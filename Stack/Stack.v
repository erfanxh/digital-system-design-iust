==> flow/design.v <==
module Stack #(
    parameter data_count = 3,
    parameter data_width = 16
) (
    input clock,
    input pop, push,
    input [data_width - 1:0] data_in,
    output reg empty, full,
    output reg [data_width - 1:0] data_out
);
    reg [data_width - 1:0] registers [data_count - 1:0]; 
    integer current;
    integer i;
    initial begin
        empty = 1'b1;
        full = 1'b0;
        data_out = 0;
        current = 0;
        i = 0;
        for (i = 0; i < data_count; i = i + 1) begin
            registers[i] = 0;
        end
        i = 0;
    end
    always @(posedge clock) begin
        if (push == 1'b1) begin
            if (current == data_count) begin
                full = 1'b1;
                empty = 1'b0;
            end
            else begin
                data_out <= data_in;     
                for (i = data_count - 1; i >= 0; i = i - 1) begin
                    if (i == 0) begin
                        registers[i] <= data_in;
                    end
                    else begin
                        registers[i] <= registers[i - 1];
                    end
                end
                current = current + 1;
                full = 1'b0;
                empty = 1'b0;
            end
        end
        if (pop == 1'b1) begin
            if (current == 0) begin
                empty = 1'b1;
                full = 1'b0;
                data_out <= 0;
            end
            else begin
                data_out <= registers[0];
                for (i = 0; i < data_count - 1; i = i + 1) begin
                    registers[i] <= registers[i + 1];
                end
                current = current - 1;
                full = 1'b0;
                empty = 1'b0;
            end
        end
    end
endmodule
# == Step by step through the tools: Stack ==
# The steps from the RTL of Stack to its reports follow in flow order.
# Lines are those of the file above, counted from 1.
# Library cell names are shortened.
# The mark n/a stands for no value.
# setup
top_module,Stack
clk_port,clock
lib,sky130hd
lib_corner,tt_025C_1v80

# == Elaborated design ==
# Yosys after proc, flatten, opt, wreduce and memory -nomap, before mapping. Print and check cells are not counted. Equal cells are merged and count once.
# word_totals
reg_bits,98
output_inout_bits,18
wordCells,37
in_bits,19
# classes
add_sub_neg,2
n_eq,2
reduce_logical,4
n_logic,1
mux,21
# ops
op,count
two-way mux 16 bit,12
two-way mux 32 bit,4
adder 32 x 2 -> 32 bit (second input constant),1
subtractor 32 x 2 -> 32 bit (second input constant),1
equality test 32 x 3 -> 1 bit (second input constant),1
zero test 32 bit,1
two-way mux 1 bit,5
AND reduction 2 bit,2
inequality test 2 bit (second input constant),1
nonzero test 2 bit,1
NOT 1 bit,1

# == Depth ==
# Depth = most cells in a row (Yosys ltp): at word level without a register or memory, in the mapped netlist without a sequential cell, where the memories' decode and read muxes count.
# logic_depth
depth_word,6
ABC_AREA,1
mapped_depth,20
depth_no_buf,19

# == Mapped cells and area ==
# The flow's flattened synthesis, as Yosys stat reports it; memories are mapped. The netlist is that of the ABC_AREA named above (0 if unset); the other value can give another one.
# The area totals of this step are shown rounded.
# synth_totals
area_um2,6210
flip_flops,98
buf_cells,36
sequential_area_um2,2290
cell_count,989
# by_type
cell,count,area_total_um2
nand2_1,412,1.55E+03
dfxtp_1,65,1.3E+03
edfxtp_1,33,990.95
nand3_1,90,450.432
inv_1,110,412.896
nor2_1,94,352.838
o21ai_0,49,245.235
nor2_2,18,112.608
o22ai_1,16,100.096
nand3_2,9,90.086
xor2_1,8,70.067
buf_6,6,67.565
nand4_1,8,50.048
clkbuf_1,13,48.797
o21ai_1,9,45.043
nand2_2,7,43.792
buf_1,9,33.782
buf_2,5,25.024
# Not listed: further types 16, cells in them 28.

# == Path before layout ==
# Path of least setup slack by OpenSTA after synthesis, without wires, with an ideal clock, recovery checks aside; 20% of the period is set as input and as output delay. Where synthesis merged equal registers, the netlist keeps one of their names.
# synth_timing
kind,input -> register
startpoint,input port push
endpoint,register data_out[10]
arrival_time_ns,2.604
stages,14
t_required_ns,4.942
period_ns,5.21
launch_ns,1.042
delay_ns,1.830
n_path_buf,3
in_delay_ns,1.042
slack_ns,2.338
synth_period_reached_ns,2.872
# "delay_ns" = arrival - input delay + setup time.
# "stages" counts driving pins, that of a launching flip-flop among them; a cell with two outputs on the path counts twice.
# "synth_period_reached_ns" is the clock period less the worst setup slack; recovery checks do not enter. This is arithmetic on one report: input and output delays are still those of the set period (20% each).
# The rows between start and end are the longest chain of elaborated cells between them; the timing report does not say that the signal goes this way. Where chains are equally long, one stands for them.
# A line is the first line of the expression or statement that the cell stems from. Yosys adds cells for indexed reads and writes and turns some case tables into memories.
# A register here has more assigning lines than the two given.
# Ways into the end's enable are left out, as the timed path ends at the data pin.
# synth_via
cell_sequence,clkbuf_1 > clkbuf_1 > nand3_1 > nand2_1 > inv_1 > ha_1 > nand3_1 > nor2_1 > nand2_1 > nor2_2 > nand2_4 > nand2_4 > buf_4 > o22ai_1
elab_chain_cells,4
cells_between,5
cone_lines,3
cone_classes,4 x mux; 1 x reduce/logical
# synth_rtl
element,line,source
"start, declared",6,"input pop, push,"
two-way mux 32 bit,26,if (push == 1'b1) begin
zero test 32 bit,47,if (current == 0) begin
two-way mux 16 bit,47,
two-way mux 16 bit,46,if (pop == 1'b1) begin
"end, assigned",32,data_out <= data_in;
"end, assigned",53,data_out <= registers[0];
"end, declared",9,output reg [data_width - 1:0] data_out

# == Worst path after layout ==
# Path of least setup slack in the final report of stored run 1 (OpenROAD, finished layout, wires in). Where an end is a register, its clock arrival counts in the times.
# layout_timing
kind,register -> register
startpoint,register current[16]
endpoint,register current[21]
period_ns,2.45
stages,19
arrival_time_ns,3.00
n_path_buf,2
t_required_ns,2.73
launch_ns,0.38
slack_ns,-0.27
# The rows between start and end are the longest chain of elaborated cells between them; the timing report does not say that the signal goes this way. Where chains are equally long, one stands for them.
# layout_via
cell_sequence,dfxtp_1 > inv_1 > nand2_1 > nor2_1 > nand2_1 > nor2_4 > nand2_2 > buf_4 > nand3_2 > nand2_2 > nor2_4 > nand2_2 > nor2_4 > buf_4 > nand3_1 > inv_1 > nand3_2 > nand2_1 > nand2_1
elab_chain_cells,6
cells_between,8
cone_lines,6
cone_classes,2 x add/sub; 1 x eq/ne; 4 x mux; 1 x reduce/logical
# layout_rtl
element,line,source
"start, declared",12,integer current;
"start, assigned",41,current = current + 1;
"start, assigned",57,current = current - 1;
adder 32 x 2 -> 32 bit,41,
two-way mux 32 bit,27,if (current == data_count) begin
two-way mux 32 bit,26,if (push == 1'b1) begin
subtractor 32 x 2 -> 32 bit,57,
two-way mux 32 bit,47,if (current == 0) begin
two-way mux 32 bit,46,if (pop == 1'b1) begin
"end, assigned",41,
"end, assigned",57,
"end, declared",12,

# Stored flow runs of Stack (2 of them; Yosys, OpenROAD, sky130hd). They differ in their settings and are not a sequence. Constraints: input delay and output delay 20% of the set period each, output load 0.01 pF.
# "achievedPeriod_ns" means the clock period less the worst setup slack. The figure is calculated, with input and output delays left at 20% of the set period.
# "worst_path_ns" means the part of the period allowed to the worst setup path (the constraints hold back 20% at inputs and 20% at outputs) less its slack; where the path has registers, the arrival times of their clocks count too.
# "total_power_uw": no workload was simulated; the value follows from the tool's default switching activity.
# The measured numbers are rounded.
# Settings: n/a = not set for that run.
setting or result,stored run 1,stored run 2
period_ns,2.45,5.67
CORE_UTILIZATION,20,44
PLACE_DENSITY_LB_ADDON,0.25,n/a
CELL_PAD_IN_SITES_DETAIL_PLACEMENT,2,1
TNS_END_PERCENT,45,n/a
ABC_AREA,1,n/a
CTS_CLUSTER_DIAMETER,135,n/a
CAP_MARGIN,5,20
MAX_ROUTING_LAYER,met4,n/a
CORE_MARGIN,2,2
SLEW_MARGIN,20,20
HOLD_SLACK_MARGIN,n/a,0.13
CELL_PAD_IN_SITES_GLOBAL_PLACEMENT,n/a,3
GPL_ROUTABILITY_DRIVEN,n/a,1
final_die_area_um2,32500,12400
final_cell_area_um2,10000,5870
holdWs_ns,0.461,0.461
worst_path_ns,2.72,3.85
path_kind,register -> register,input -> register
ys_area_um2,6210,5080
total_power_uw,6580,2210
timing.setup.tns_ns,-15.9,0.000
achievedPeriod_ns,2.724,4.984
finish.utilization_pct,32.7,51.9
setup_ws_ns,-0.274,0.686
