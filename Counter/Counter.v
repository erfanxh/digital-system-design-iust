==> flow/design.v <==
module Counter (     
    input wire clock,
    output reg[7:0] data_out
    );
    integer counter;
    initial begin
        counter = 0;
    end
    always @(posedge clock) begin
        if (counter == 10) begin
            counter = 0;
        end
        else begin
            counter = counter + 1;
        end
        data_out = counter;
    end
endmodule
Tool chain data of Counter
The steps from the RTL of Counter to its reports follow in flow order.
Lines are those of the file above, counted from 1.
Operators: Yosys type, input widths -> output width; for muxes data width and select width s.
{"block": "inputs", "top": "Counter", "clock": "clock", "cell_library": "sky130hd", "corner": "tt_025C_1v80"}

After elaboration
Yosys after proc, flatten, opt, wreduce and memory -nomap, before mapping. Enables and synchronous resets that opt folds into registers are not counted as muxes. Memory bits, and registers merged into a memory's read port (data or address), are not among the register bits. Print and check cells are not counted.
{"block": "word_totals", "clocked_rd_ports_x_width": 0, "ramBits": 0, "register_bits": 40, "romBits": 0, "wordCells": 6, "out_inout_bits": 8, "in_bits": 1, "latchBits": 0, "mem_count": 0}
{"block": "classes", "reduce_and_logical": 0, "mux": 1, "eq_ne": 1, "n_logic": 0, "addsub": 1, "shifts": 0, "compare": 0, "div": 0, "mul": 0}
{"block": "op_table", "operator": "$add 32x2->32 const B", "n": 1}
{"block": "op_table", "operator": "$eq 32x5->1 const B", "n": 1}
{"block": "op_table", "operator": "$mux 8", "n": 1}

Longest topological paths
Yosys ltp: most cells in a row. Word level: on the elaborated netlist, between registers, memories and ports. Mapped: between sequential cells and ports; inverters and the memories' decode and read muxes count.
{"block": "logic_depth", "depth_word": 2, "ABC_AREA": 1, "depth_mapped": 8, "depth_no_buf": 8}

Synthesis result
Yosys stat after the flow's synthesis: flattened, memories mapped to cells. It holds for the ABC_AREA given above (unset counts as 0); a run with the other value may have another netlist.
Totals and module areas in this step are rounded.
{"block": "synth_totals", "ff_cells": 40, "buffers": 0, "cell_count": 282, "mapped_area_mm2": 0.00192, "sequential_area_mm2": 0.000801}
{"block": "types", "type": "sky130_fd_sc_hd__dfxtp_1", "n": 40, "type_area_um2": 800.768}
{"block": "types", "type": "sky130_fd_sc_hd__nand2_1", "n": 98, "type_area_um2": 367.853}
{"block": "types", "type": "sky130_fd_sc_hd__nor2_1", "n": 60, "type_area_um2": 225.216}
{"block": "types", "type": "sky130_fd_sc_hd__xor2_1", "n": 11, "type_area_um2": 96.342}
{"block": "types", "type": "sky130_fd_sc_hd__inv_1", "n": 25, "type_area_um2": 93.84}
{"block": "types", "type": "sky130_fd_sc_hd__nand3_1", "n": 18, "type_area_um2": 90.086}
{"block": "types", "type": "sky130_fd_sc_hd__nor2_2", "n": 9, "type_area_um2": 56.304}
{"block": "types", "type": "sky130_fd_sc_hd__nor2_4", "n": 5, "type_area_um2": 56.304}
{"block": "types", "type": "sky130_fd_sc_hd__xnor2_1", "n": 4, "type_area_um2": 35.034}
{"block": "types", "type": "sky130_fd_sc_hd__nand2_2", "n": 5, "type_area_um2": 31.28}
{"block": "types", "type": "sky130_fd_sc_hd__ha_1", "n": 2, "type_area_um2": 25.024}
{"block": "types", "type": "sky130_fd_sc_hd__nand2_4", "n": 2, "type_area_um2": 22.522}
{"block": "types", "type": "sky130_fd_sc_hd__nand3_2", "n": 1, "type_area_um2": 10.01}
{"block": "types", "type": "sky130_fd_sc_hd__nor3_1", "n": 1, "type_area_um2": 5.005}
{"block": "types", "type": "sky130_fd_sc_hd__clkinv_1", "n": 1, "type_area_um2": 3.754}

Path before layout
Source: OpenSTA report_checks on the synthesized netlist (no wires, ideal clock, input and output delay 20% of the period each), path of least setup slack; recovery checks are left aside. Register names are those of the netlist, which keeps one name where synthesis merged equal registers.
{"block": "synth_path", "path_kind": "flip-flop to flip-flop", "start": "register counter[1]", "end": "register counter[30]", "path_delay_ns": 1.334, "driving_pins": 9, "n_path_buf": 0, "t_arrival_ns": 1.222, "launch_ns": 0.000, "required_ns": 1.248, "setup_time_ns": 0.112, "path_slack_ns": 0.026, "period_ns": 1.36, "synth_period_reached_ns": 1.334}
"path_delay_ns" = arrival - input delay + setup time.
"driving_pins" counts driving pins, that of a launching flip-flop among them; a cell with two outputs on the path counts twice.
"synth_period_reached_ns" is the clock period less the worst setup slack; recovery checks do not enter. This is arithmetic on one report: input and output delays are still those of the set period (20% each).
Between the ends stands the longest chain of elaborated cells between them, by number of cells; it is not shown to be the way that was timed. Of several equally long chains one is given.
A line is the first line of the expression or statement that the cell stems from. Yosys adds cells for indexed reads and writes and turns some case tables into memories.
{"block": "synth_between", "path_cell_list": "sky130_fd_sc_hd__dfxtp_1 -> sky130_fd_sc_hd__ha_1 -> sky130_fd_sc_hd__inv_1 -> sky130_fd_sc_hd__nor2_4 -> sky130_fd_sc_hd__nand2_4 -> sky130_fd_sc_hd__nor2_4 -> sky130_fd_sc_hd__nand2_1 -> sky130_fd_sc_hd__nand2_1 -> sky130_fd_sc_hd__nand2_1", "elab_chain_len": 1, "cells_between": 2, "cone_lines": 2, "classes_between": "add/sub (1); eq/ne (1)"}
{"block": "synth_rtl", "element": "from (decl)", "line_no": 5, "rtl": "integer counter;"}
{"block": "synth_rtl", "element": "from (assign)", "line_no": 11, "rtl": "counter = 0;"}
{"block": "synth_rtl", "element": "from (assign)", "line_no": 14, "rtl": "counter = counter + 1;"}
{"block": "synth_rtl", "element": "$add 32x2->32", "line_no": 14}
{"block": "synth_rtl", "element": "to (assign)", "line_no": 11}
{"block": "synth_rtl", "element": "to (assign)", "line_no": 14}
{"block": "synth_rtl", "element": "to (decl)", "line_no": 5}

Timing after layout
From the final timing report of run 2: the path of least setup slack in the routed layout; clock arrival at registers is part of the times.
{"block": "layout_path", "path_kind": "flip-flop to flip-flop", "start": "register counter[0]", "end": "register counter[6]", "path_slack_ns": -0.37, "required_ns": 1.02, "t_arrival_ns": 1.39, "launch_ns": 0.30, "n_path_buf": 1, "period_ns": 0.83, "setup_time_ns": 0.11, "driving_pins": 7}
Between the ends stands the longest chain of elaborated cells between them, by number of cells; it is not shown to be the way that was timed. Of several equally long chains one is given.
{"block": "layout_between", "path_cell_list": "sky130_fd_sc_hd__dfxtp_4 -> sky130_fd_sc_hd__ha_4 -> sky130_fd_sc_hd__inv_4 -> sky130_fd_sc_hd__nor2_4 -> sky130_fd_sc_hd__nand2_4 -> sky130_fd_sc_hd__buf_4 -> sky130_fd_sc_hd__xnor2_2", "elab_chain_len": 2, "cells_between": 3, "cone_lines": 2, "classes_between": "add/sub (1); eq/ne (1); mux (1)"}
{"block": "layout_rtl", "element": "from (decl)", "line_no": 5, "rtl": "integer counter;"}
{"block": "layout_rtl", "element": "from (assign)", "line_no": 11, "rtl": "counter = 0;"}
{"block": "layout_rtl", "element": "from (assign)", "line_no": 14, "rtl": "counter = counter + 1;"}
{"block": "layout_rtl", "element": "$add 32x2->32", "line_no": 14}
{"block": "layout_rtl", "element": "$mux 8", "line_no": 10, "rtl": "if (counter == 10) begin"}
{"block": "layout_rtl", "element": "to (assign)", "line_no": 11}
{"block": "layout_rtl", "element": "to (assign)", "line_no": 14}
{"block": "layout_rtl", "element": "to (decl)", "line_no": 5}

--- measured runs ---
Measured data: module Counter, platform sky130hd, 2 stored runs of the flow under differing settings, order arbitrary. Input and output delays are each 20% of the period that was set; the output load is 0.01 pF.
"timing.achieved_period_ns" is the run's clock period less its worst setup slack. It is reckoned from that one timing run; input and output delays stay at 20% of the period that was set.
"worst_path_ns" = time allowed to the worst setup path (clock period - input delay - output delay, where it has them) - its slack; a late launch clock adds to it, a late capture clock takes from it.
"design_power_mw": no workload was simulated; the value follows from the tool's default switching activity.
The results are shown rounded.

{"run": "run 1", "settings": { "period_ns": 2.45, "CORE_UTILIZATION": 63, "SETUP_SLACK_MARGIN": 0.38, "CORE_ASPECT_RATIO": 0.58, "CORE_MARGIN": 7, "CELL_PAD_IN_SITES_GLOBAL_PLACEMENT": 2, "ABC_AREA": 1, "MIN_ROUTING_LAYER": "met1", "CAP_MARGIN": 20, "SLEW_MARGIN": 20 }, "outcome": "not finished: placement ended with error GPL-0301"}
{"run": "run 2", "settings": { "period_ns": 0.83, "CORE_UTILIZATION": 28, "PLACE_DENSITY_LB_ADDON": 0.21, "HOLD_SLACK_MARGIN": -0.08, "CELL_PAD_IN_SITES_GLOBAL_PLACEMENT": 1, "CELL_PAD_IN_SITES_DETAIL_PLACEMENT": 0, "ABC_AREA": 1, "GPL_TIMING_DRIVEN": 1, "GPL_ROUTABILITY_DRIVEN": 0, "CTS_CLUSTER_SIZE": 65, "CAP_MARGIN": 30, "MAX_ROUTING_LAYER": "met4", "CORE_MARGIN": 2, "SLEW_MARGIN": 20 }, "results": { "timing.hold.ws_ns": 0.467, "total_die_area_mm2": 0.00753, "yosys.chip_area_mm2": 0.00192, "total_negative_slack_ns": -12.8, "worst_path_ns": 1.20, "timing.worst_path_kind": "flip-flop to flip-flop", "design_power_mw": 3.45, "timing.achieved_period_ns": 1.199, "finish.stdcell_area_mm2": 0.00297, "util_frac": 0.442, "setup_worst_slack_ns": -0.369 }}
--- end ---
